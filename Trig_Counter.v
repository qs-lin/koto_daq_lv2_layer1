==> flow/design.v <==
module Trig_Counter (
	clk,
	rst,
	L1A,
	PL1A,
	PS,
	ALIGN,
	DELTA,
	cnt_L1A,
	cnt_PL1A,
	cnt_PS,
	cnt_ALIGN,
	cnt_DELTA
);
input wire clk;
input wire rst;
input wire L1A;
input wire PL1A;
input wire PS;
input wire ALIGN;
input wire DELTA;
output reg [31:0] cnt_L1A = 32'b0;
output reg [31:0] cnt_PL1A = 32'b0;
output reg [31:0] cnt_PS = 32'b0;
output reg [31:0] cnt_ALIGN = 32'b0;
output reg [31:0] cnt_DELTA = 32'b0;
always @(posedge clk)
begin
	if(rst)
	begin	
		cnt_L1A = 32'b0;
		cnt_PL1A = 32'b0;
		cnt_PS = 32'b0;
		cnt_ALIGN = 32'b0;
		cnt_DELTA = 32'b0;
	end
	cnt_L1A = (L1A==1'b1)? cnt_L1A + 1'b1 : cnt_L1A;
	cnt_PL1A = (PL1A==1'b1)? cnt_PL1A + 1'b1 : cnt_PL1A;
	cnt_PS = (PS==1'b1)? cnt_PS + 1'b1 : cnt_PS;
	cnt_ALIGN = (ALIGN==1'b1)? cnt_ALIGN + 1'b1 : cnt_ALIGN;
	cnt_DELTA = (DELTA==1'b1)? cnt_DELTA + 1'b1 : cnt_DELTA;
end
endmodule
# Step by step through the tools: Trig_Counter
# The steps from the RTL of Trig_Counter to its reports follow in flow order.
# Line numbers count from 1 in the design file above.
# Cell names lack the library's common part.
# The mark -- stands for no value.
[inputs]
top = "Trig_Counter"
clock = "clk"
lib = "sky130hd"
pvt_corner = "tt_025C_1v80"

# Word-level counts
# Source: Yosys, flattened and elaborated, memories not mapped. Widths are those after wreduce; folded enables and synchronous resets count as part of the registers. Registers that Yosys merges into a memory's read port (data or address) are not register bits. Print and check cells do not count. Equal cells are merged and count once.
[bits]
elab_cells = 20
register_bits = 160
[op_classes]
n_addsub = 5
muxes = 10
[op_table]
columns = ["cell", "count"]
rows = [
  ["32-bit 2-to-1 mux", 10],
  ["32-bit by 1-bit adder with 32-bit output with constant B", 5],
]

# Logic depth
# Depth = most cells in a row (Yosys ltp): at word level without a register or memory, in the mapped netlist without a sequential cell, where the memories' decode and read muxes count.
[logic_depth]
word_depth = 3
abc_area = 0
mapped_depth = 11

# Synthesis result
# The flow's flattened synthesis, as Yosys stat reports it; memories are mapped. The netlist is that of the ABC_AREA named above (0 if unset); the other value can give another one.
# The area totals of this step are shown rounded.
[mapped]
mapped_cells = 835
flip_flops = 160
area_mm2 = 0.00746
buf_cells = 32
[types]
columns = ["type", "count"]
rows = [
  ["dfxtp_1", 160],
  ["xnor2_1", 89],
  ["nor2_1", 114],
  ["xor2_1", 43],
  ["nand4_1", 40],
  ["nand2_1", 58],
  ["nor2b_1", 34],
  ["nand3_1", 36],
  ["and4_1", 20],
  ["nor3_1", 27],
  ["nand2b_1", 19],
  ["nor4_1", 17],
  ["and3_1", 14],
  ["a21oi_1", 17],
  ["and4b_1", 8],
  ["mux2_2", 7],
  ["inv_1", 20],
  ["buf_2", 13],
]
# Not listed: further types 35, cells in them 99.

# Timing after synthesis
# Path of least setup slack by OpenSTA after synthesis, without wires, with an ideal clock, recovery checks aside; 20% of the period is set as input and as output delay. Where synthesis merged equal registers, the netlist keeps one of their names.
[synth_path]
kind = "input -> register"
from = "input rst"
to = "register cnt_PS[28]"
t_arrival_ps = 2862
input_delay_ps = 844
path_slack_ps = 1226
n_path_buf = 4
t_required_ps = 4088
path_delay_ps = 2150
launch_ps = 844
tclk_ps = 4220
setup_ps = 132
driving_pins = 11
synth_period_reached_ps = 2994
# "path_delay_ps" = arrival - input delay + setup time.
# "driving_pins": output pins that drive a net of the path, with the launching flip-flop's if there is one; two outputs of one cell count as two.
# "synth_period_reached_ps" = period - worst setup slack (recovery checks aside). The figure is calculated, with input and output delays left at 20% of the set period.
# Between the ends stands the longest chain of elaborated cells between them, by number of cells; it is not shown to be the way that was timed. Of several equally long chains one is given.
# A line is the first line of the expression or statement that the cell stems from. Yosys adds cells for indexed reads and writes and turns some case tables into memories.
[synth_between]
path_cell_list = "clkbuf_1 clkbuf_1 buf_2 nor2b_1 ha_1 nand2_1 or3_1 buf_2 nor4_4 a21bo_2 a21oi_1"
elab_chain_len = 3
cells_between = 3
cone_classes = "1 x add/sub; 2 x mux"
[synth_lines]
columns = ["item", "line", "rtl"]
rows = [
  ["start, declared", 16, "input wire rst;"],
  ["32-bit 2-to-1 mux", 29, "if(rst)"],
  ["32-bit by 1-bit adder with 32-bit output", 39, "cnt_PS = (PS==1'b1)? cnt_PS + 1'b1 : cnt_PS;"],
  ["32-bit 2-to-1 mux", 39, ""],
  ["end, assigned", 33, "cnt_PS = 32'b0;"],
  ["end, assigned", 39, ""],
  ["end, declared", 24, "output reg [31:0] cnt_PS = 32'b0;"],
]

# Timing after layout
# Path of least setup slack in the final report of job 1 (OpenROAD, finished layout, wires in). Where an end is a register, its clock arrival counts in the times.
# The report prints the path's times to 10 ps; the period is as set.
[layout_path]
kind = "register -> register"
from = "register cnt_PL1A[11]"
to = "register cnt_PL1A[23]"
t_arrival_ps = 2390
setup_ps = 60
driving_pins = 6
tclk_ps = 2560
launch_ps = 420
n_path_buf = 0
t_required_ps = 2910
path_slack_ps = 520
# Between the ends stands the longest chain of elaborated cells between them, by number of cells; it is not shown to be the way that was timed. Of several equally long chains one is given.
[layout_between]
path_cell_list = "dfxtp_1 nand4_1 or4_4 nor3_4 or3b_1 a21oi_1"
elab_chain_len = 3
cells_between = 3
cone_classes = "1 x add/sub; 2 x mux"
[layout_lines]
columns = ["item", "line", "rtl"]
rows = [
  ["start, declared", 23, "output reg [31:0] cnt_PL1A = 32'b0;"],
  ["start, assigned", 32, "cnt_PL1A = 32'b0;"],
  ["start, assigned", 38, "cnt_PL1A = (PL1A==1'b1)? cnt_PL1A + 1'b1 : cnt_PL1A;"],
  ["32-bit 2-to-1 mux", 29, "if(rst)"],
  ["32-bit by 1-bit adder with 32-bit output", 38, ""],
  ["32-bit 2-to-1 mux", 38, ""],
  ["end, assigned", 32, ""],
  ["end, assigned", 38, ""],
  ["end, declared", 23, ""],
]

# Flow measurements of Trig_Counter on sky130hd: 2 stored runs with different settings, listed in no order. Input and output delays are each 20% of the period that was set; the output load is 0.01 pF.
# "achieved_clock_period_ps" = clock period - worst setup slack. The figure is calculated, with input and output delays left at 20% of the set period.
# "worst_path_time_ps" = time allowed to the worst setup path (clock period - input delay - output delay, where it has them) - its slack; a late launch clock adds to it, a late capture clock takes from it.
# "final_power_uw" rests on the timing tool's default activity at the inputs, not on a simulated workload.
# "worst_path_time_ps" is given in steps of 10 ps.
# Measured values are rounded.

[[run]]
name = "job 1"
[run.settings]
period_ns = 2.56
CAP_MARGIN = 20
CORE_MARGIN = 2
CORE_UTILIZATION = 40
SLEW_MARGIN = 20
[run.results]
tns_setup_ps = 0
setup_worst_slack_ps = 518
final_hold_ws_ps = 469
design.die.area_mm2 = 0.0198
achieved_clock_period_ps = 2042
finalUtil_pct = 55.1
final_power_uw = 5230
final_cell_area_mm2 = 0.01
post_synth_area_mm2 = 0.00746
worst_path_time_ps = 2040
critical_path_kind = "register -> register"

[[run]]
name = "job 2"
[run.settings]
period_ns = 3.63
CORE_UTILIZATION = 35
PLACE_DENSITY_LB_ADDON = 0.17
CELL_PAD_IN_SITES_DETAIL_PLACEMENT = 2
TNS_END_PERCENT = 20
ABC_AREA = 0
GPL_TIMING_DRIVEN = 1
GPL_ROUTABILITY_DRIVEN = 0
CTS_CLUSTER_SIZE = 89
CTS_CLUSTER_DIAMETER = 222
CAP_MARGIN = 40
MIN_ROUTING_LAYER = "met1"
CORE_MARGIN = 2
SLEW_MARGIN = 20
[run.results]
tns_setup_ps = 0
setup_worst_slack_ps = 864
final_hold_ws_ps = 483
design.die.area_mm2 = 0.0225
achieved_clock_period_ps = 2766
finalUtil_pct = 47.2
final_power_uw = 3810
final_cell_area_mm2 = 0.0099
post_synth_area_mm2 = 0.00746
worst_path_time_ps = 2040
critical_path_kind = "input -> register"
