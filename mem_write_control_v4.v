==> flow/design.v <==
module mem_write_control_v4(din,clk,reset,spill,ADC_slot,use_loss,
data_out,data_wr_ena,data_wr_addr,
es_out,es_wr_ena,es_wr_addr,
L1A,L1A_wr_ena,L1A_wr_addr,
err
);   
input wire[15:0] din;
input wire clk;
input wire reset;
input wire[8:0] spill;     
input wire[4:0] ADC_slot;
input wire use_loss;
output reg[15:0] data_out;
output reg data_wr_ena = 1'b0;
output reg[15:0] data_wr_addr = 16'b0;
output reg[5:0] err=6'b0;   
output reg[13:0] L1A = 14'b0;
output reg[10:0] es_out = 11'b0;
output reg es_wr_ena = 1'b0;
output reg[7:0] es_wr_addr = 8'b0;
output reg L1A_wr_ena = 1'b0;
output reg[7:0] L1A_wr_addr = 8'b0;									
reg lock = 1'b0;            
reg[15:0] pipe[5:0];        
reg[3:0] cnt_h = 4'b0;      
reg[5:0] cnt_los = 6'b0;    
reg[10:0] cnt_e = 11'b0;    
reg[2:0] cnt_f = 3'b0;      
reg[5:0] cnt_o = 6'b0;		 
reg[2:0] cnt_f_error = 3'b0;      
reg hold = 1'b0;				 
reg send = 1'b0;        
reg[3:0] timer = 4'b0;      
reg[3:0] timer2 = 4'b0;     
reg finish = 1'b0;          
reg next_evt_start = 1'b0;
always @(posedge clk)
begin
  if(reset)
  begin
    cnt_h                = 4'b0;
    cnt_los              = 6'b0;
    cnt_o                = 6'b0;
    cnt_e                = 11'b0;
    cnt_f                = 3'b0;
    cnt_f_error          = 3'b0;
    timer                = 4'b0;
    timer2               = 4'b0;
    finish               = 1'b0;
    err                  = 6'b0;
    lock                 = 1'b0;
    send                 = 1'b0;
    hold                 = 1'b0; 
    data_wr_addr         = 16'b0;
    data_wr_ena          = 1'b0;	 
    es_wr_addr           = 8'b0;
    es_wr_ena            = 1'b0;	 
    L1A_wr_addr          = 8'b0;
    L1A_wr_ena           = 1'b0;	 
    next_evt_start       = 1'b0;
    L1A                  = 14'b0;
    es_out               = 11'b0;
    data_out             = 16'b0;
  end
  pipe[5] = pipe[4];
  pipe[4] = pipe[3];
  pipe[3] = pipe[2];
  pipe[2] = pipe[1];
  pipe[1] = pipe[0];
  pipe[0] = din;
  if(~lock)
  begin
    cnt_h = (din[15]==1'b1 && din[14]==1'b1) ? cnt_h+1'b1 : 1'b0;   
    cnt_f_error =  (din[15]==1'b0 && din[14]==1'b1 && din[13]==1'b1 && din[12]==1'b0)	? cnt_f_error+1'b1 : 1'b0;
    if(cnt_f_error>3'b011)            
      begin
        err[4]=1'b1;
      end
  end
  else
  begin
    if(din[15]==1'b1 && din[14]==1'b1)
      cnt_los = cnt_f == 1'b0 ? cnt_los+1'b1 : cnt_los;
    else if(din[15]==1'b1 && din[14]==1'b0)	
      cnt_e = cnt_e+1'b1;
    else if(din[15]==1'b0 && din[14]==1'b1 && din[13]==1'b1 && din[12]==1'b0)	
      cnt_f = cnt_f+1'b1;
    else
      cnt_o = cnt_o + 1'b1;
  end	 
  if(cnt_h==3'b110 && ~lock)
  begin
    err[0] = (pipe[4][13]==use_loss) ? 1'b0:1'b1; 
    err[1] = ( {pipe[1][5],pipe[1][13:6]} == spill) ? 1'b0 : 1'b1;
    err[5] = ( pipe[1][4:0] == ADC_slot ) ? 1'b0 : 1'b1;
    L1A = pipe[0][13:0];
    lock = 1'b1;
    L1A_wr_ena = 1'b1;
    L1A_wr_addr = L1A_wr_addr + 1'b1;
    cnt_f_error = 3'b0;
  end
  else
  begin
    lock = lock;
    err = err;
    L1A = L1A;
    L1A_wr_ena = 1'b0;
    L1A_wr_addr = L1A_wr_addr;
  end	 
  timer = cnt_f>1'b0 ? timer+1'b1 : 1'b0;    
  next_evt_start = (cnt_f>1'b0 && din[15]==1'b1 && din[14]==1'b1 ) ? 1'b1:1'b0;     
  err[2] = (cnt_los>6'b11) ? 1'b1 : 1'b0;      
  finish = ( (cnt_f==3'b110) || (timer == 4'b1010) || next_evt_start ) ? 1'b1 : 1'b0;
  if(finish)
  begin
    err[3] = cnt_o > 1'b0 ? 1'b1:1'b0;
    es_out = cnt_h + cnt_los + cnt_e + cnt_f + cnt_o;
    cnt_h = next_evt_start ? 1'b1:4'b0;
    cnt_los = 6'b0;
    cnt_o = 6'b0;
    cnt_e = 11'b0;
    cnt_f = 3'b0;
    lock = 1'b0;
    hold = 1'b1;
    es_wr_ena = 1'b1;
    es_wr_addr = es_wr_addr + 1'b1;
  end
  else
  begin
    es_wr_ena = 1'b0;
  end
  timer2 = hold ? timer2+1'b1: 1'b0;     
  if(timer2 > 4'b110)
  begin
    send = 1'b0;      
    hold = 1'b0;
  end
  else
  begin
    send = send;
    hold = hold;
  end
  send = lock ? 1'b1 : send;
  if(send)
  begin
    data_wr_ena = 1'b1;
    data_wr_addr = data_wr_addr + 1'b1;
    data_out = pipe[5];
  end
  else
  begin
    data_wr_ena = 1'b0;
    data_wr_addr = data_wr_addr;
    data_out = 16'b0;
  end
end
endmodule
# [From RTL to reports: mem_write_control_v4]
# The steps from the RTL of mem_write_control_v4 to its reports follow in flow order.
# Lines are those of the file above, counted from 1.
# Operators carry their Yosys type and port widths (W data, S select, Z words).
# The mark - stands for no value.
[design] design="mem_write_control_v4" clk_port="clk" cell_library="sky130hd" lib_corner="tt_025C_1v80"

# [Word-level counts]
# Yosys after proc, flatten, opt, wreduce and memory -nomap, before mapping. Print and check cells are not counted. Equal cells are merged and count once.
[bits] inputBits=33 regBits=206 word_cells=136 out_inout_bits=82
[classes] equal=6 add_sub_neg=15 cmp=5 reduce_logical=13 n_mux=65 bitwise=4
[ops] cell="$mux W11" count=6
[ops] cell="$mux W6" count=10
[ops] cell="$mux W16" count=2
[ops] cell="$mux W8" count=4
[ops] cell="$mux W4" count=8
[ops] cell="$mux W14" count=2
[ops] cell="$mux W1" count=25
[ops] cell="$mux W3" count=8
[ops] cell="$add A16 B1 Y16 const B" count=1
[ops] cell="$add A8 B1 Y8 const B" count=2
[ops] cell="$add A4 B1 Y4 const B" count=3
[ops] cell="$add A6 B1 Y6 const B" count=2
[ops] cell="$add A11 B1 Y11 const B" count=1
[ops] cell="$add A11 B3 Y11" count=1
[ops] cell="$add A11 B6 Y11" count=1
[ops] cell="$add A7 B11 Y11" count=1
[ops] cell="$eq A9 B9 Y1" count=1
[ops] cell="$logic_and A1 B1 Y1" count=8
[ops] cell="$add A4 B6 Y7" count=1
[ops] cell="$add A3 B1 Y3 const B" count=2
[ops] cell="$gt A6 B1 Y1 const B" count=1
[ops] cell="$gt A6 B2 Y1 const B" count=1
[ops] cell="$eq A5 B5 Y1" count=1
[ops] cell="$not A1 Y1" count=4
[ops] cell="$reduce_bool A2 Y1" count=2
[ops] cell="$gt A4 B3 Y1 const B" count=1
[ops] cell="$eq A4 B3 Y1 const B" count=1
[ops] cell="$eq A4 B4 Y1 const B" count=1
# Other operator kinds: 6; their cells: 7.

# [Logic depth]
# Longest topological path by Yosys (ltp), each cell counted once; first at word level (registers and memories cut), then after technology mapping (sequential cells cut; the memories' decode and read muxes count).
[logic_depth] word_depth=20 abc_area=0 ltp_mapped=26 mapped_depth_nobuf=23

# [Synthesis result]
# Source: synth_stat.txt of the flow (Yosys; design flattened, memories mapped). It holds for the ABC_AREA given above (unset counts as 0); a run with the other value may have another netlist.
[mapped] seq_area_mm2=0.0043942 n_buf=29 flip_flops=205 cell_count=740 area_mm2=0.0079927
[types] cell="sky130_fd_sc_hd__dfxtp_1" count=176 type_area_um2=3.52E+03
[types] cell="sky130_fd_sc_hd__edfxtp_1" count=29 type_area_um2=870.835
[types] cell="sky130_fd_sc_hd__ha_1" count=30 type_area_um2=375.36
[types] cell="sky130_fd_sc_hd__xnor2_1" count=33 type_area_um2=289.027
[types] cell="sky130_fd_sc_hd__fa_1" count=12 type_area_um2=240.23
[types] cell="sky130_fd_sc_hd__nor2_1" count=63 type_area_um2=236.477
[types] cell="sky130_fd_sc_hd__and2_1" count=36 type_area_um2=225.216
[types] cell="sky130_fd_sc_hd__nor2b_1" count=36 type_area_um2=225.216
[types] cell="sky130_fd_sc_hd__xor2_1" count=22 type_area_um2=192.685
[types] cell="sky130_fd_sc_hd__inv_1" count=34 type_area_um2=127.622
[types] cell="sky130_fd_sc_hd__nand2_1" count=34 type_area_um2=127.622
[types] cell="sky130_fd_sc_hd__a21oi_1" count=23 type_area_um2=115.11
[types] cell="sky130_fd_sc_hd__nand2b_1" count=16 type_area_um2=100.096
[types] cell="sky130_fd_sc_hd__nand4_1" count=16 type_area_um2=100.096
[types] cell="sky130_fd_sc_hd__nand3_1" count=19 type_area_um2=95.091
[types] cell="sky130_fd_sc_hd__o21ai_0" count=17 type_area_um2=85.082
[types] cell="sky130_fd_sc_hd__nor3_1" count=14 type_area_um2=70.067
[types] cell="sky130_fd_sc_hd__and3_1" count=11 type_area_um2=68.816
# Not listed: further types 48, cells in them 119.

# [Timing after synthesis]
# Source: OpenSTA report_checks on the synthesized netlist (no wires, ideal clock, input and output delay 20% of the period each), path of least setup slack; recovery checks are left aside. Register names are those of the netlist, which keeps one name where synthesis merged equal registers.
[synth_path] path_kind="input to register" startpoint="input reset" endpoint="register es_out[10]" t_first_pin_ns=1.520 n_path_buf=4 in_delay_ns=1.520 setup_ns=0.266 driving_pins=23 t_required_ns=7.334 delay_ns=5.199 path_slack_ns=0.881 arrival_ns=6.453 period_ns=7.6 synth_period_reached_ns=6.719
# "delay_ns" is the arrival time less input delay plus setup time.
# "driving_pins" counts driving pins, that of a launching flip-flop among them; a cell with two outputs on the path counts twice.
# "synth_period_reached_ns" = period - worst setup slack (recovery checks aside). The figure is calculated, with input and output delays left at 20% of the set period.
# Between the ends stands the longest chain of elaborated cells between them, by number of cells; it is not shown to be the way that was timed. Of several equally long chains one is given.
# A line is the first line of the expression or statement that the cell stems from. Yosys adds cells for indexed reads and writes and turns some case tables into memories.
# Ways into the end's enable are left out, as the timed path ends at the data pin.
[synth_between] cell_sequence="sky130_fd_sc_hd__buf_2 sky130_fd_sc_hd__buf_6 sky130_fd_sc_hd__clkbuf_1 sky130_fd_sc_hd__clkbuf_1 sky130_fd_sc_hd__nand2b_1 sky130_fd_sc_hd__ha_1 sky130_fd_sc_hd__inv_1 sky130_fd_sc_hd__nor4_1 sky130_fd_sc_hd__nand2_1 sky130_fd_sc_hd__xnor2_1 sky130_fd_sc_hd__fa_1 sky130_fd_sc_hd__fa_1 sky130_fd_sc_hd__inv_1 sky130_fd_sc_hd__fa_1 sky130_fd_sc_hd__inv_1 sky130_fd_sc_hd__ha_1 sky130_fd_sc_hd__a21o_1 sky130_fd_sc_hd__a21oi_1 sky130_fd_sc_hd__nor2_1 sky130_fd_sc_hd__o31a_1 sky130_fd_sc_hd__o41ai_1 sky130_fd_sc_hd__xnor2_1 sky130_fd_sc_hd__nor2_1" elab_chain_len=13 cells_between=46 cone_classes="10 x add/sub; 1 x compare; 2 x eq/ne; 28 x mux; 5 x reduce/logical"
[synth_rtl] item="start, declared" line=9 text="input wire reset;"
[synth_rtl] item="$mux W3" line=39 text="if(reset)"
[synth_rtl] item="$add A3 B1 Y3" line=87 text="cnt_f = cnt_f+1'b1;"
[synth_rtl] item="$mux W3" line=86 text="else if(din[15]==1'b0 && din[14]==1'b1 && din[13]==1'b1 && din[12]==1'b0)"
[synth_rtl] item="$mux W3" line=84 text="else if(din[15]==1'b1 && din[14]==1'b0)"
[synth_rtl] item="$mux W3" line=82 text="if(din[15]==1'b1 && din[14]==1'b1)"
[synth_rtl] item="$mux W3" line=71 text="if(~lock)"
[synth_rtl] item="$gt A3 B1 Y1" line=110 text="timer = cnt_f>1'b0 ? timer+1'b1 : 1'b0;"
[synth_rtl] item="$mux W4" line=110
[synth_rtl] item="$eq A4 B4 Y1" line=113 text="finish = ( (cnt_f==3'b110) || (timer == 4'b1010) || next_evt_start ) ? 1'b1 : 1'b0;"
[synth_rtl] item="$logic_or A1 B1 Y1 (2 in a row)" line=113
[synth_rtl] item="$mux W1" line=113
[synth_rtl] item="$mux W11" line=114 text="if(finish)"
[synth_rtl] item="end, assigned" line=62 text="es_out               = 11'b0;"
[synth_rtl] item="end, assigned" line=117 text="es_out = cnt_h + cnt_los + cnt_e + cnt_f + cnt_o;"
[synth_rtl] item="end, declared" line=18 text="output reg[10:0] es_out = 11'b0;"

# [Timing after layout]
# Path of least setup slack in the final report of flow run 1 (OpenROAD, finished layout, wires in). Where an end is a register, its clock arrival counts in the times.
[layout_path] path_kind="input to register" startpoint="input reset" endpoint="register es_out[10]" n_path_buf=1 t_required_ns=11.54 path_slack_ns=3.92 driving_pins=21 arrival_ns=7.61 setup_ns=0.24 t_first_pin_ns=2.26 period_ns=11.3 in_delay_ns=2.26
# Between the ends stands the longest chain of elaborated cells between them, by number of cells; it is not shown to be the way that was timed. Of several equally long chains one is given.
# Ways into the end's enable are left out, as the timed path ends at the data pin.
[layout_between] cell_sequence="sky130_fd_sc_hd__buf_2 sky130_fd_sc_hd__nor2b_1 sky130_fd_sc_hd__inv_1 sky130_fd_sc_hd__ha_1 sky130_fd_sc_hd__inv_1 sky130_fd_sc_hd__nor4_1 sky130_fd_sc_hd__nand2_1 sky130_fd_sc_hd__xnor2_1 sky130_fd_sc_hd__fa_1 sky130_fd_sc_hd__fa_1 sky130_fd_sc_hd__inv_1 sky130_fd_sc_hd__fa_1 sky130_fd_sc_hd__inv_1 sky130_fd_sc_hd__ha_1 sky130_fd_sc_hd__a21o_1 sky130_fd_sc_hd__a21oi_1 sky130_fd_sc_hd__nor2_1 sky130_fd_sc_hd__o31a_1 sky130_fd_sc_hd__o41ai_1 sky130_fd_sc_hd__xnor2_1 sky130_fd_sc_hd__nor2_1" elab_chain_len=13 cells_between=46 cone_classes="10 x add/sub; 1 x compare; 2 x eq/ne; 28 x mux; 5 x reduce/logical"
[layout_rtl] item="start, declared" line=9 text="input wire reset;"
[layout_rtl] item="$mux W3" line=39 text="if(reset)"
[layout_rtl] item="$add A3 B1 Y3" line=87 text="cnt_f = cnt_f+1'b1;"
[layout_rtl] item="$mux W3" line=86 text="else if(din[15]==1'b0 && din[14]==1'b1 && din[13]==1'b1 && din[12]==1'b0)"
[layout_rtl] item="$mux W3" line=84 text="else if(din[15]==1'b1 && din[14]==1'b0)"
[layout_rtl] item="$mux W3" line=82 text="if(din[15]==1'b1 && din[14]==1'b1)"
[layout_rtl] item="$mux W3" line=71 text="if(~lock)"
[layout_rtl] item="$gt A3 B1 Y1" line=110 text="timer = cnt_f>1'b0 ? timer+1'b1 : 1'b0;"
[layout_rtl] item="$mux W4" line=110
[layout_rtl] item="$eq A4 B4 Y1" line=113 text="finish = ( (cnt_f==3'b110) || (timer == 4'b1010) || next_evt_start ) ? 1'b1 : 1'b0;"
[layout_rtl] item="$logic_or A1 B1 Y1 (2 in a row)" line=113
[layout_rtl] item="$mux W1" line=113
[layout_rtl] item="$mux W11" line=114 text="if(finish)"
[layout_rtl] item="end, assigned" line=62 text="es_out               = 11'b0;"
[layout_rtl] item="end, assigned" line=117 text="es_out = cnt_h + cnt_los + cnt_e + cnt_f + cnt_o;"
[layout_rtl] item="end, declared" line=18 text="output reg[10:0] es_out = 11'b0;"

Stored flow runs of mem_write_control_v4 (2 of them; Yosys, OpenROAD, sky130hd). They differ in their settings and are not a sequence. Constraints: input delay and output delay 20% of the set period each, output load 0.01 pF.
"achieved clock period" means the clock period less the worst setup slack. The figure is calculated, with input and output delays left at 20% of the set period.
"worst setup path time" means the part of the period allowed to the worst setup path (the constraints hold back 20% at inputs and 20% at outputs) less its slack; where the path has registers, the arrival times of their clocks count too.
"power": no workload was simulated; the value follows from the tool's default switching activity.
[flow run 1] settings: period_ns=11.3, CORE_UTILIZATION=61, SETUP_SLACK_MARGIN=-0.12, PLACE_DENSITY_LB_ADDON=0.21, CELL_PAD_IN_SITES_GLOBAL_PLACEMENT=1, ABC_AREA=0, GPL_ROUTABILITY_DRIVEN=0, CAP_MARGIN=20, MAX_ROUTING_LAYER=met5, CORE_MARGIN=2, SLEW_MARGIN=20
[flow run 1] result: chip area after synthesis (Yosys) 0.0079927 mm^2, die area 0.014034 mm^2, standard-cell area of the final layout 0.0099595 mm^2, utilization 78.3 %, worst setup slack after layout 3.923 ns, worst hold slack 0.325 ns, power 0.001542 W, achieved clock period 7.377 ns, worst setup path time 5.12 ns, worst setup path kind input to register
[flow run 2] settings: period_ns=6.78, CORE_UTILIZATION=57, CAP_MARGIN=20, CORE_MARGIN=2, SLEW_MARGIN=20
[flow run 2] result: chip area after synthesis (Yosys) 0.0079927 mm^2, die area 0.0149854 mm^2, standard-cell area of the final layout 0.0099295 mm^2, utilization 72.1 %, worst setup slack after layout 0.864 ns, worst hold slack 0.324 ns, power 0.002457 W, achieved clock period 5.916 ns, worst setup path time 4.56 ns, worst setup path kind input to register
