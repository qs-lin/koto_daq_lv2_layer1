==> flow/design.v <==
module new_receive_manager(din,clk,reset,evt_tx,need_read,     
evt_rx_00, evt_rx_01, evt_rx_02, evt_rx_03,
evt_rx_04, evt_rx_05, evt_rx_06, evt_rx_07,
evt_rx_08, evt_rx_09, evt_rx_10, evt_rx_11,
evt_rx_12, evt_rx_13, evt_rx_14, evt_rx_15,
need_check);
input wire clk;
input wire[15:0] din;      
input wire reset;
input wire[15:0] evt_tx;            
output reg need_read  = 1'b0;       
output reg[15:0] evt_rx_00;
output reg[15:0] evt_rx_01;
output reg[15:0] evt_rx_02;
output reg[15:0] evt_rx_03;
output reg[15:0] evt_rx_04;
output reg[15:0] evt_rx_05;
output reg[15:0] evt_rx_06;
output reg[15:0] evt_rx_07;
output reg[15:0] evt_rx_08;
output reg[15:0] evt_rx_09;
output reg[15:0] evt_rx_10;
output reg[15:0] evt_rx_11;
output reg[15:0] evt_rx_12;
output reg[15:0] evt_rx_13;
output reg[15:0] evt_rx_14;
output reg[15:0] evt_rx_15;
output reg need_check;
reg lock = 1'b0;
reg[15:0] evt_tx_pipe = 16'b0;
always @(posedge clk)
begin
  if(reset)
  begin
  evt_rx_00   = 16'b0;
  evt_rx_01   = 16'b0;
  evt_rx_02   = 16'b0;
  evt_rx_03   = 16'b0;  
  evt_rx_04   = 16'b0;
  evt_rx_05   = 16'b0;
  evt_rx_06   = 16'b0;
  evt_rx_07   = 16'b0;
  evt_rx_08   = 16'b0;
  evt_rx_09   = 16'b0;
  evt_rx_10   = 16'b0;
  evt_rx_11   = 16'b0; 
  evt_rx_12   = 16'b0;
  evt_rx_13   = 16'b0;
  evt_rx_14   = 16'b0;
  evt_rx_15   = 16'b0;   
  need_read   = 1'b0;
  need_check  = 1'b0;
  lock        = 1'b0;
  end  
  evt_rx_00  = din[0]   ? evt_rx_00  + 1'b1 : evt_rx_00;
  evt_rx_01  = din[1]   ? evt_rx_01  + 1'b1 : evt_rx_01;
  evt_rx_02  = din[2]   ? evt_rx_02  + 1'b1 : evt_rx_02;
  evt_rx_03  = din[3]   ? evt_rx_03  + 1'b1 : evt_rx_03;
  evt_rx_04  = din[4]   ? evt_rx_04  + 1'b1 : evt_rx_04;
  evt_rx_05  = din[5]   ? evt_rx_05  + 1'b1 : evt_rx_05;
  evt_rx_06  = din[6]   ? evt_rx_06  + 1'b1 : evt_rx_06;
  evt_rx_07  = din[7]   ? evt_rx_07  + 1'b1 : evt_rx_07;
  evt_rx_08  = din[8]   ? evt_rx_08  + 1'b1 : evt_rx_08;
  evt_rx_09  = din[9]   ? evt_rx_09  + 1'b1 : evt_rx_09;
  evt_rx_10  = din[10]  ? evt_rx_10  + 1'b1 : evt_rx_10;
  evt_rx_11  = din[11]  ? evt_rx_11  + 1'b1 : evt_rx_11;  
  evt_rx_12  = din[12]  ? evt_rx_12  + 1'b1 : evt_rx_12;
  evt_rx_13  = din[13]  ? evt_rx_13  + 1'b1 : evt_rx_13;
  evt_rx_14  = din[14]  ? evt_rx_14  + 1'b1 : evt_rx_14;
  evt_rx_15  = din[15]  ? evt_rx_15  + 1'b1 : evt_rx_15;  
  need_read = 1'b1;	 
  need_read = (evt_rx_00 <= evt_tx) ? 1'b0 : need_read;      
  need_read = (evt_rx_01 <= evt_tx) ? 1'b0 : need_read;
  need_read = (evt_rx_02 <= evt_tx) ? 1'b0 : need_read;      
  need_read = (evt_rx_03 <= evt_tx) ? 1'b0 : need_read;  
  need_read = (evt_rx_04 <= evt_tx) ? 1'b0 : need_read;      
  need_read = (evt_rx_05 <= evt_tx) ? 1'b0 : need_read;
  need_read = (evt_rx_06 <= evt_tx) ? 1'b0 : need_read;      
  need_read = (evt_rx_07 <= evt_tx) ? 1'b0 : need_read;  
  need_read = (evt_rx_08 <= evt_tx) ? 1'b0 : need_read;      
  need_read = (evt_rx_09 <= evt_tx) ? 1'b0 : need_read;
  need_read = (evt_rx_10 <= evt_tx) ? 1'b0 : need_read;      
  need_read = (evt_rx_11 <= evt_tx) ? 1'b0 : need_read;  
  need_read = (evt_rx_12 <= evt_tx) ? 1'b0 : need_read;      
  need_read = (evt_rx_13 <= evt_tx) ? 1'b0 : need_read;
  need_read = (evt_rx_14 <= evt_tx) ? 1'b0 : need_read;      
  need_read = (evt_rx_15 <= evt_tx) ? 1'b0 : need_read;  
  if((evt_tx-evt_tx_pipe)==1'b1)
  begin
    if(need_read)
    begin
      need_check = 1'b1;
      lock       = 1'b1;
    end
    else
    begin
      need_check = 1'b0;
      lock       = 1'b0;	 
    end
  end
  else
  begin
    if(need_read)
    begin
      if(lock==1'b0)
      begin
        need_check = 1'b1;
        lock       = 1'b1;
      end  
      else
      begin
        need_check = 1'b0;
        lock       = lock;
      end
    end	 
    else
    begin
      need_check = 1'b0;
      lock       = 1'b0;
    end	 
  end
  evt_tx_pipe = evt_tx;  
end
endmodule
* Step by step through the tools: new_receive_manager
What the tools print for new_receive_manager, step after step. Lines are those of the file above, counted from 1. Operators carry their Yosys type and port widths (W data, S select, Z words). Cell names lack the library's common part. A cell with - has no value.
Inputs: top module new_receive_manager, clock input clk, library sky130hd, timing corner tt_025C_1v80

* After elaboration
Source: Yosys, flattened and elaborated, memories not mapped. Widths are those after wreduce; folded enables and synchronous resets count as part of the registers. Registers that Yosys merges into a memory's read port (data or address) are not register bits. Print and check cells do not count. Equal cells are merged and count once.
Storage and ports: register bits after elaboration 275, bits in latches 0, memory bits (writable) 0, bits in read-only memories 0, word width x clocked read ports 0, memory cells 0, bits of input ports 34, cells after elaboration 107
Cells by class: add/subtract/negate cells 17, $mul 0, divide/modulo/power cells 0, magnitude comparators 16, equal/unequal tests 1, shift-type cells 0, muxes and demuxes 53, bitwise logic cells 0, reductions and logical operators 0
Operator list (number):
- $mux W16 | 32
- $add A16 B1 Y16 const B | 16
- $le A16 B16 Y1 | 16
- $mux W1 | 21
- $eq A16 B1 Y1 const B | 1
- $sub A16 B16 Y16 | 1

* Depth
Yosys ltp: most cells in a row. Word level: on the elaborated netlist, between registers, memories and ports. Mapped: between sequential cells and ports; inverters and the memories' decode and read muxes count.
Depth: depth after elaboration 22, ABC_AREA 0, mapped depth 20, gate-level depth less buffers 18

* After synthesis
Source: synth_stat.txt of the flow (Yosys; design flattened, memories mapped). It holds for the ABC_AREA given above (unset counts as 0); a run with the other value may have another netlist. Totals and module areas in this step are rounded.
Mapped netlist: cells in the netlist 2025, synthesis area 17670 um^2, mapped flip-flops 274, buffers 37
Cells by type:
- dfxtp_1 | number 274, area in all 5.49E+03 um^2
- ha_1 | number 287, area in all 3.59E+03 um^2
- xor2_1 | number 119, area in all 1042.25 um^2
- xnor2_1 | number 90, area in all 788.256 um^2
- nand4_1 | number 113, area in all 706.928 um^2
- a21oi_1 | number 134, area in all 670.643 um^2
- nor2b_1 | number 106, area in all 663.136 um^2
- nand2_1 | number 170, area in all 638.112 um^2
- nor2_1 | number 168, area in all 630.605 um^2
- nand3_1 | number 84, area in all 420.403 um^2
- o21ai_0 | number 66, area in all 330.317 um^2
- inv_1 | number 74, area in all 277.766 um^2
- or3_1 | number 37, area in all 231.472 um^2
- and3_1 | number 36, area in all 225.216 um^2
- mux2_2 | number 15, area in all 168.912 um^2
- nor3b_1 | number 18, area in all 135.13 um^2
- o211ai_1 | number 15, area in all 112.608 um^2
- a2111oi_0 | number 12, area in all 105.101 um^2
Other cell types: 52; their cells: 207.

* Worst setup path after synthesis
Source: OpenSTA report_checks on the synthesized netlist (no wires, ideal clock, input and output delay 20% of the period each), path of least setup slack; recovery checks are left aside. Register names are those of the netlist, which keeps one name where synthesis merged equal registers.
Path post-synthesis: path kind input to register, start point in reset, end point reg need_check, period 8.06 ns, external input delay 1.612 ns, library setup time 0.060 ns, data arrival time 6.141 ns, required time 8.000 ns, setup slack 1.859 ns, delay of the path 4.589 ns, stages on the path 20, path buffers 4, synthesis period reached 6.201 ns
"delay of the path" is the arrival time less input delay plus setup time. "stages on the path" counts driving pins, that of a launching flip-flop among them; a cell with two outputs on the path counts twice. "synthesis period reached" = period - worst setup slack (recovery checks aside). The figure is calculated, with input and output delays left at 20% of the set period. Between the ends stands the longest chain of elaborated cells between them, by number of cells; it is not shown to be the way that was timed. Of several equally long chains one is given. Each line given opens the expression or statement behind the cell; cells for indexed reads and writes are added by Yosys, which also makes memories of some case tables. A register here has more assigning lines than the two given.
Between the ends, post-synthesis: cells stage by stage clkbuf_1 clkbuf_1 buf_1 buf_1 nor2b_1 ha_1 nand2_1 nor3b_1 nand2_1 or3_1 a21oi_1 ha_1 nand4_2 nor4_2 a2111oi_4 o2111ai_1 or4_1 or4b_4 nor4_4 o311a_1, length of the longest elaborated chain 22
RTL lines, path post-synthesis:
- from (decl) | RTL line 9 | input wire reset;
- $mux W16 | RTL line 33 | if(reset)
- $add A16 B1 Y16 | RTL line 55 | evt_rx_00  = din[0]   ? evt_rx_00  + 1'b1 : evt_rx_00;
- $mux W16 | RTL line 55
- $le A16 B16 Y1 | RTL line 72 | need_read = (evt_rx_00 <= evt_tx) ? 1'b0 : need_read;
- $mux W1 | RTL line 72
- $mux W1 | RTL line 73 | need_read = (evt_rx_01 <= evt_tx) ? 1'b0 : need_read;
- $mux W1 | RTL line 74 | need_read = (evt_rx_02 <= evt_tx) ? 1'b0 : need_read;
- [... 8 more ...]
- $mux W1 | RTL line 83 | need_read = (evt_rx_11 <= evt_tx) ? 1'b0 : need_read;
- $mux W1 | RTL line 84 | need_read = (evt_rx_12 <= evt_tx) ? 1'b0 : need_read;
- $mux W1 | RTL line 85 | need_read = (evt_rx_13 <= evt_tx) ? 1'b0 : need_read;
- $mux W1 | RTL line 86 | need_read = (evt_rx_14 <= evt_tx) ? 1'b0 : need_read;
- $mux W1 | RTL line 87 | need_read = (evt_rx_15 <= evt_tx) ? 1'b0 : need_read;
- $mux W1 | RTL line 103 | if(need_read)
- $mux W1 | RTL line 88 | if((evt_tx-evt_tx_pipe)==1'b1)
- to (assign) | RTL line 92 | need_check = 1'b1;
- to (assign) | RTL line 97 | need_check = 1'b0;
- to (decl) | RTL line 28 | output reg need_check;

* Worst path after layout
From the final timing report of entry A: the path of least setup slack in the routed layout; clock arrival at registers is part of the times.
Path post-layout: path kind input to register, start point in reset, end point reg need_check, period 4.75 ns, external input delay 0.95 ns, library setup time 0.05 ns, data arrival time 4.87 ns, required time 5.26 ns, setup slack 0.39 ns, stages on the path 21, path buffers 3
Between the ends stands the longest chain of elaborated cells between them, by number of cells; it is not shown to be the way that was timed. Of several equally long chains one is given. A register here has more assigning lines than the two given.
Between the ends, post-layout: cells stage by stage clkbuf_16 buf_12 inv_6 nand2_4 inv_2 ha_2 nand2_2 nor2_4 buf_4 nand4_1 xor2_1 nor2_1 ha_1 nand2_2 nor2_2 a2111oi_4 o2111ai_2 or4_4 or4b_4 nor4_4 o311a_1, length of the longest elaborated chain 22
RTL lines, path post-layout:
- from (decl) | RTL line 9 | input wire reset;
- $mux W16 | RTL line 33 | if(reset)
- $add A16 B1 Y16 | RTL line 55 | evt_rx_00  = din[0]   ? evt_rx_00  + 1'b1 : evt_rx_00;
- $mux W16 | RTL line 55
- $le A16 B16 Y1 | RTL line 72 | need_read = (evt_rx_00 <= evt_tx) ? 1'b0 : need_read;
- $mux W1 | RTL line 72
- $mux W1 | RTL line 73 | need_read = (evt_rx_01 <= evt_tx) ? 1'b0 : need_read;
- $mux W1 | RTL line 74 | need_read = (evt_rx_02 <= evt_tx) ? 1'b0 : need_read;
- [... 8 more ...]
- $mux W1 | RTL line 83 | need_read = (evt_rx_11 <= evt_tx) ? 1'b0 : need_read;
- $mux W1 | RTL line 84 | need_read = (evt_rx_12 <= evt_tx) ? 1'b0 : need_read;
- $mux W1 | RTL line 85 | need_read = (evt_rx_13 <= evt_tx) ? 1'b0 : need_read;
- $mux W1 | RTL line 86 | need_read = (evt_rx_14 <= evt_tx) ? 1'b0 : need_read;
- $mux W1 | RTL line 87 | need_read = (evt_rx_15 <= evt_tx) ? 1'b0 : need_read;
- $mux W1 | RTL line 103 | if(need_read)
- $mux W1 | RTL line 88 | if((evt_tx-evt_tx_pipe)==1'b1)
- to (assign) | RTL line 92 | need_check = 1'b1;
- to (assign) | RTL line 97 | need_check = 1'b0;
- to (decl) | RTL line 28 | output reg need_check;

## Implementation results

Design new_receive_manager on sky130hd. What follows are 2 stored runs of the flow, each under its own settings; their order means nothing. The constraints put input and output delay at 20% of the set period each and load the outputs with 0.01 pF.
"achieved clock period" means the clock period less the worst setup slack. The figure is calculated, with input and output delays left at 20% of the set period.
"critical setup path time" is the time allowed to the run's worst setup path (the clock period less input and output delay, where it has them) less its slack. Clock arrival times count: a late capture clock shortens it, a late launch clock lengthens it.
By "total design power" is meant OpenSTA's value without simulated activity: inputs other than the clock are taken to toggle once in ten clock periods, and the tool carries that through the logic.
Measured values are rounded.

* Entry A | settings: period_ns 4.75; CORE_UTILIZATION 53; SETUP_SLACK_MARGIN 1.33; PLACE_DENSITY 0.73; HOLD_SLACK_MARGIN 0.1; CELL_PAD_IN_SITES_GLOBAL_PLACEMENT 0; ABC_AREA 0; CTS_CLUSTER_SIZE 48; SLEW_MARGIN 25; CAP_MARGIN 20; CORE_MARGIN 2 | results: worst hold slack after layout 0.533 ns; achieved clock period 4.360 ns; chip area in the Yosys report 17670 um^2; total design power 5991 uW; critical setup path time 3.41 ns; critical path type input to register; final utilization 76.5%; die area 34810 um^2; standard-cell area after routing 25020 um^2; lowest setup slack 0.390 ns; post-route setup TNS 0.000 ns
* Entry B | settings: period_ns 7.76; CORE_UTILIZATION 39; SETUP_SLACK_MARGIN -0.76; PLACE_DENSITY_LB_ADDON 0.03; CORE_ASPECT_RATIO 0.52; CELL_PAD_IN_SITES_DETAIL_PLACEMENT 2; TNS_END_PERCENT 25; ABC_AREA 1; CTS_CLUSTER_SIZE 78; MIN_ROUTING_LAYER met2; CAP_MARGIN 20; CORE_MARGIN 2; SLEW_MARGIN 20 | results: die area 50580 um^2; achieved clock period 6.009 ns; critical setup path time 4.46 ns; critical path type input to register; worst hold slack after layout 0.545 ns; total design power 3581 uW; chip area in the Yosys report 18990 um^2; standard-cell area after routing 23620 um^2; lowest setup slack 1.751 ns; final utilization 49.0%; post-route setup TNS 0.000 ns
